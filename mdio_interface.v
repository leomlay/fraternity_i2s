==> flow/design.v <==
`timescale 1ns / 1ps
module mdio_interface(
input mdc,					 
input mdio_i,
output reg mdio_t = 1'b0,
output mdio_o  
) ;
parameter REG0_CFG = 16'b0010_0001_0000_0000 ;  
parameter REG1_CFG = 16'b0100_0000_0010_0100 ; 
parameter REG2_CFG = 16'b0000_0000_0100_1101 ;
parameter REG3_CFG = 16'b1101_0000_0010_0011 ;  
parameter REG4_CFG = 16'b0000_0001_0000_0001 ;
parameter REG5_CFG = 16'b0000_0000_0000_0000 ;
parameter REG6_CFG = 16'b0000_0000_0000_0000 ;
parameter REG10CFG = 16'b0010_1100_0001_0000 ;
parameter REG16CFG = 16'b0000_0000_0000_0010 ;
parameter REG17CFG = 16'b0000_0000_0011_0010 ;  
reg [35:0] shift = 36'd0 ;
reg preamble = 1'b0 ;
reg rdnwr = 1'b0 ;
reg [6:0] activity = 6'h20 ;
reg [4:0] phy = 5'd0 ;
reg [4:0] addr = 5'd0 ;
reg [16:0] shift_out = { 1'b0,REG0_CFG } ;
reg shift_it = 1'b0 ;
reg drive_it = 1'b0 ;
reg load_shift = 1'b0 ;
assign mdio_o = shift_out[15] && ~load_shift ;
always@(posedge mdc)
begin
	shift 		<= { shift[34:0], mdio_i } ;
	preamble 	<= ( shift[35:0] == 36'hffff_ffff_6 ) || ( shift[35:0] == 36'hffff_ffff_5 ) ;
	rdnwr 		<= ( preamble ) ? ( shift[4:1] == 4'h6 ) : rdnwr ;
	activity 	<= ( preamble ) ? 7'd0 : ( activity[6] ) ? activity : activity + 7'd1 ; 
	addr 		<= ( activity == 7'h08 ) ? shift[4:0] : addr ;
	load_shift 	<= ( activity == 7'd08 ) ;
	shift_it 	<= ( activity == 7'd08 ) ? 1'b1 : ( activity == 7'd25 ) ? 1'b0 : shift_it ;
	drive_it 	<= ( activity == 7'd07 ) ? 1'b1 : ( activity == 7'd24 ) ? 1'b0 : drive_it ;
	phy	 		<= ( activity == 7'd3 ) ? shift[4:0] : phy ;
	if ( load_shift )
		case(addr)
			5'h00 : shift_out <= { 1'b0,REG0_CFG } ;
			5'h01 : shift_out <= { 1'b0,REG1_CFG } ;
			5'h02 : shift_out <= { 1'b0,REG2_CFG } ;
			5'h03 : shift_out <= { 1'b0,REG3_CFG } ;
			5'h04 : shift_out <= { 1'b0,REG4_CFG } ;
			5'h05 : shift_out <= { 1'b0,REG5_CFG } ;
			5'h06 : shift_out <= { 1'b0,REG6_CFG } ;
			5'h10 : shift_out <= { 1'b0,REG10CFG } ;
			5'h16 : shift_out <= { 1'b0,REG16CFG } ;
			5'h17 : shift_out <= { 1'b0,REG17CFG } ;
			default : shift_out <= { 1'b0,16'b0000_0000_0000_0000 } ;
		endcase
	else
		shift_out <= ( shift_it ) ? { shift_out[15:0], 1'b0 } : shift_out ;
	mdio_t <= ( rdnwr ) && ( drive_it ) && ( phy == 5'd4 ) ;  
end
endmodule 
## Tool chain data of mdio_interface

Tool output for the design above, in the order of the flow.
Lines are those of the file above, counted from 1.
Library cell names are shortened.
A cell with -- has no value.

| design | value |
|---|---|
| top module | mdio_interface |
| clock input | mdc |
| standard-cell library | sky130hd |
| timing corner | tt_025C_1v80 |

## Word-level counts

Counts by Yosys on the flattened word-level netlist (proc, flatten, opt, wreduce; memories kept). Register bits leave out memories and registers merged into their read ports (data or address). Print and check cells are left out. Cells with the same type and inputs are merged into one.
Memory sizes are those after Yosys's memory passes, which may raise the word count (mostly to a power of two), join words into wider ones and drop unused or constant bits.

| bit counts | value |
|---|---|
| flip-flop bits (word level) | 75 |
| memory bits (read-only) | 448 |
| memories kept | 1 |
| bits of input ports | 2 |
| output and inout port bits | 2 |
| elaborated cells | 32 |

| operators by class | value |
|---|---|
| add/subtract/negate cells | 1 |
| equality and inequality tests | 9 |
| mux-type cells | 3 |
| bitwise logic cells | 1 |
| reduce/logical cells | 5 |

Memories:

| name | depth | width | read ports | write ports | line | RTL |
|---|---|---|---|---|---|---|
| (name not given) | 32 | 14 | 1 | 0 | 41 | `case(addr)` |

Operators by type and width:

| kind | number |
|---|---|
| 36-bit == test (second input constant) | 2 |
| 16-bit 2-to-1 mux | 2 |
| 7-bit by 5-bit == test with 1-bit output (second input constant) | 2 |
| 7-bit by 1-bit adder with 7-bit output (second input constant) | 1 |
| 7-bit by 2-bit == test with 1-bit output (second input constant) | 1 |
| 7-bit by 3-bit == test with 1-bit output (second input constant) | 1 |
| 7-bit by 4-bit == test with 1-bit output (second input constant) | 1 |
| 7-bit 2-to-1 mux | 1 |
| 5-bit by 3-bit == test with 1-bit output (second input constant) | 1 |
| 4-bit by 3-bit == test with 1-bit output (second input constant) | 1 |
| 1-bit logical AND | 3 |
| 2-bit nonzero test | 1 |
| 1-bit logical OR | 1 |
| 1-bit NOT | 1 |

## Logic depth

Yosys ltp: most cells in a row. Word level: on the elaborated netlist, between registers, memories and ports. Mapped: between sequential cells and ports; inverters and the memories' decode and read muxes count.

| logic depth | value |
|---|---|
| word-level depth | 2 |
| ABC_AREA | 0 |
| mapped depth | 5 |
| mapped depth without buffers | 5 |

## Netlist

The flow's flattened synthesis, as Yosys stat reports it; memories are mapped. The netlist is that of the ABC_AREA named above (0 if unset); the other value can give another one.
Totals and module areas in this step are rounded.

Cell types:

| cell type | number | total area (um^2) |
|---|---|---|
| dfxtp_1 | 48 | 960.922 |
| edfxtp_1 | 27 | 810.778 |
| ha_1 | 6 | 75.072 |
| inv_1 | 19 | 71.318 |
| nand3_1 | 10 | 50.048 |
| o21ai_0 | 10 | 50.048 |
| nand4_1 | 7 | 43.792 |
| nand4b_1 | 4 | 35.034 |
| nor2b_1 | 5 | 31.28 |
| nor2_1 | 7 | 26.275 |
| xor2_1 | 3 | 26.275 |
| mux2i_1 | 2 | 20.019 |
| clkbuf_1 | 5 | 18.768 |
| o32ai_1 | 2 | 17.517 |
| xnor2_1 | 2 | 17.517 |
| a21oi_1 | 3 | 15.014 |
| nand2_1 | 4 | 15.014 |
| nor3_1 | 3 | 15.014 |

Other cell types: 18; their cells: 21.

| synthesis totals | value |
|---|---|
| cell count | 188 |
| synthesis area | 2465 um^2 |
| sequential area | 1772 um^2 |
| flip-flops | 75 |
| buffers | 6 |

## Timing after synthesis

Source: OpenSTA report_checks on the synthesized netlist (no wires, ideal clock, input and output delay 20% of the period each), path of least setup slack; recovery checks are left aside. Register names are those of the netlist, which keeps one name where synthesis merged equal registers.

| timing path after synthesis | value |
|---|---|
| kind | register to register |
| start | register activity[6] |
| end | register addr[0] |
| clock period | 2.14 ns |
| setup time | 0.344 ns |
| time at the first pin | 0.000 ns |
| data arrival time | 1.078 ns |
| data required time | 1.796 ns |
| path slack | 0.718 ns |
| path delay | 1.422 ns |
| stages on the path | 5 |
| buffers on the path | 1 |
| synthesis period reached | 1.422 ns |

"path delay" = arrival - input delay + setup time.
"stages on the path": output pins that drive a net of the path, with the launching flip-flop's if there is one; two outputs of one cell count as two.
"synthesis period reached" is the clock period less the worst setup slack; recovery checks do not enter. This is arithmetic on one report: input and output delays are still those of the set period (20% each).
Between the ends stands the longest chain of elaborated cells between them, by number of cells; it is not shown to be the way that was timed. Of several equally long chains one is given.
Each line given opens the expression or statement behind the cell; cells for indexed reads and writes are added by Yosys, which also makes memories of some case tables.

| between the ends, after synthesis | value |
|---|---|
| path through | dfxtp_1 buf_2 nor3_1 nand3_1 nor2_1 |
| length of the longest elaborated chain | 1 |
| elaborated cells between the ends (all ways) | 1 |
| classes of those cells | 1 x eq/ne |

Ends and longest elaborated chain, after synthesis:

| item | line | RTL |
|---|---|---|
| from (decl) | 21 | `reg [6:0] activity = 6'h20 ;` |
| from (assign) | 34 | `activity <= ( preamble ) ? 7'd0 : ( activity[6] ) ? activity : activity + 7'd1 ;` |
| 7-bit by 4-bit == test with 1-bit output | 35 | `addr <= ( activity == 7'h08 ) ? shift[4:0] : addr ;` |
| to (assign) | 35 |  |
| to (decl) | 23 | `reg [4:0] addr = 5'd0 ;` |

## Worst path after layout

Path of least setup slack in the final report of run 1 (OpenROAD, finished layout, wires in). Where an end is a register, its clock arrival counts in the times.

| timing path post-layout | value |
|---|---|
| kind | register to register |
| start | register addr[2] |
| end | register shift_out[4] |
| clock period | 1.3 ns |
| setup time | 0.25 ns |
| time at the first pin | 0.33 ns |
| data arrival time | 1.40 ns |
| data required time | 1.39 ns |
| path slack | -0.01 ns |
| stages on the path | 4 |
| buffers on the path | 0 |

Between the ends stands the longest chain of elaborated cells between them, by number of cells; it is not shown to be the way that was timed. Of several equally long chains one is given.
A memory read counts as a cell of the chain, while the word-level depth stops at memories.
A register here has more assigning lines than the two given.

| between the ends, post-layout | value |
|---|---|
| path through | edfxtp_1 mux2_2 nand3_1 o21ai_1 |
| length of the longest elaborated chain | 2 |
| elaborated cells between the ends (all ways) | 2 |
| source lines of those cells | 2 |
| classes of those cells | 1 x mux; 1 x memory |

Ends and longest elaborated chain, post-layout:

| item | line | RTL |
|---|---|---|
| from (decl) | 23 | `reg [4:0] addr = 5'd0 ;` |
| from (assign) | 35 | `addr <= ( activity == 7'h08 ) ? shift[4:0] : addr ;` |
| memory 32 x 14 bit | 41 | `case(addr)` |
| 16-bit 2-to-1 mux | 40 | `if ( load_shift )` |
| to (assign) | 42 | `5'h00 : shift_out <= { 1'b0,REG0_CFG } ;` |
| to (assign) | 43 | `5'h01 : shift_out <= { 1'b0,REG1_CFG } ;` |
| to (decl) | 24 | `reg [16:0] shift_out = { 1'b0,REG0_CFG } ;` |

--- measured runs ---
Measured results for mdio_interface: 2 stored runs of the Yosys and OpenROAD flow on sky130hd. The settings differ; the order carries no meaning. The constraints put input and output delay at 20% of the set period each and load the outputs with 0.01 pF.
"achieved clock period" means the clock period less the worst setup slack. The figure is calculated, with input and output delays left at 20% of the set period.
Values from the reports are rounded here.
Among the settings, -- means not set for that run.

| stored run | period_ns | CORE_UTILIZATION | SETUP_SLACK_MARGIN | CORE_ASPECT_RATIO | CELL_PAD_IN_SITES_GLOBAL_PLACEMENT | CAP_MARGIN | MAX_ROUTING_LAYER | CORE_MARGIN | SLEW_MARGIN | PLACE_DENSITY | CELL_PAD_IN_SITES_DETAIL_PLACEMENT | TNS_END_PERCENT | GPL_TIMING_DRIVEN | GPL_ROUTABILITY_DRIVEN | CTS_CLUSTER_DIAMETER | die size (um^2) | worst slack on setup checks (ns) | chip area in the Yosys report (um^2) | achieved clock period (ns) | standard-cell area after layout (um^2) | utilization of the finished layout (%) | total negative slack on setup checks (ns) |
|---|---|---|---|---|---|---|---|---|---|---|---|---|---|---|---|---|---|---|---|---|---|---|
| run 1 | 1.3 | 18 | 0.25 | 1.55 | 3 | 30 | met4 | 2 | 20 | -- | -- | -- | -- | -- | -- | 14670 | -0.015 | 2465 | 1.315 | 3740 | 27.8 | -0.015 |
| run 2 | 1.62 | 65 | -- | 1.95 | -- | 10 | met4 | 2 | 20 | 0.39 | 0 | 35 | 1 | 1 | 265 | 4329 | 0.118 | 2465 | 1.502 | 2771 | 75.2 | 0.000 |
--- end ---
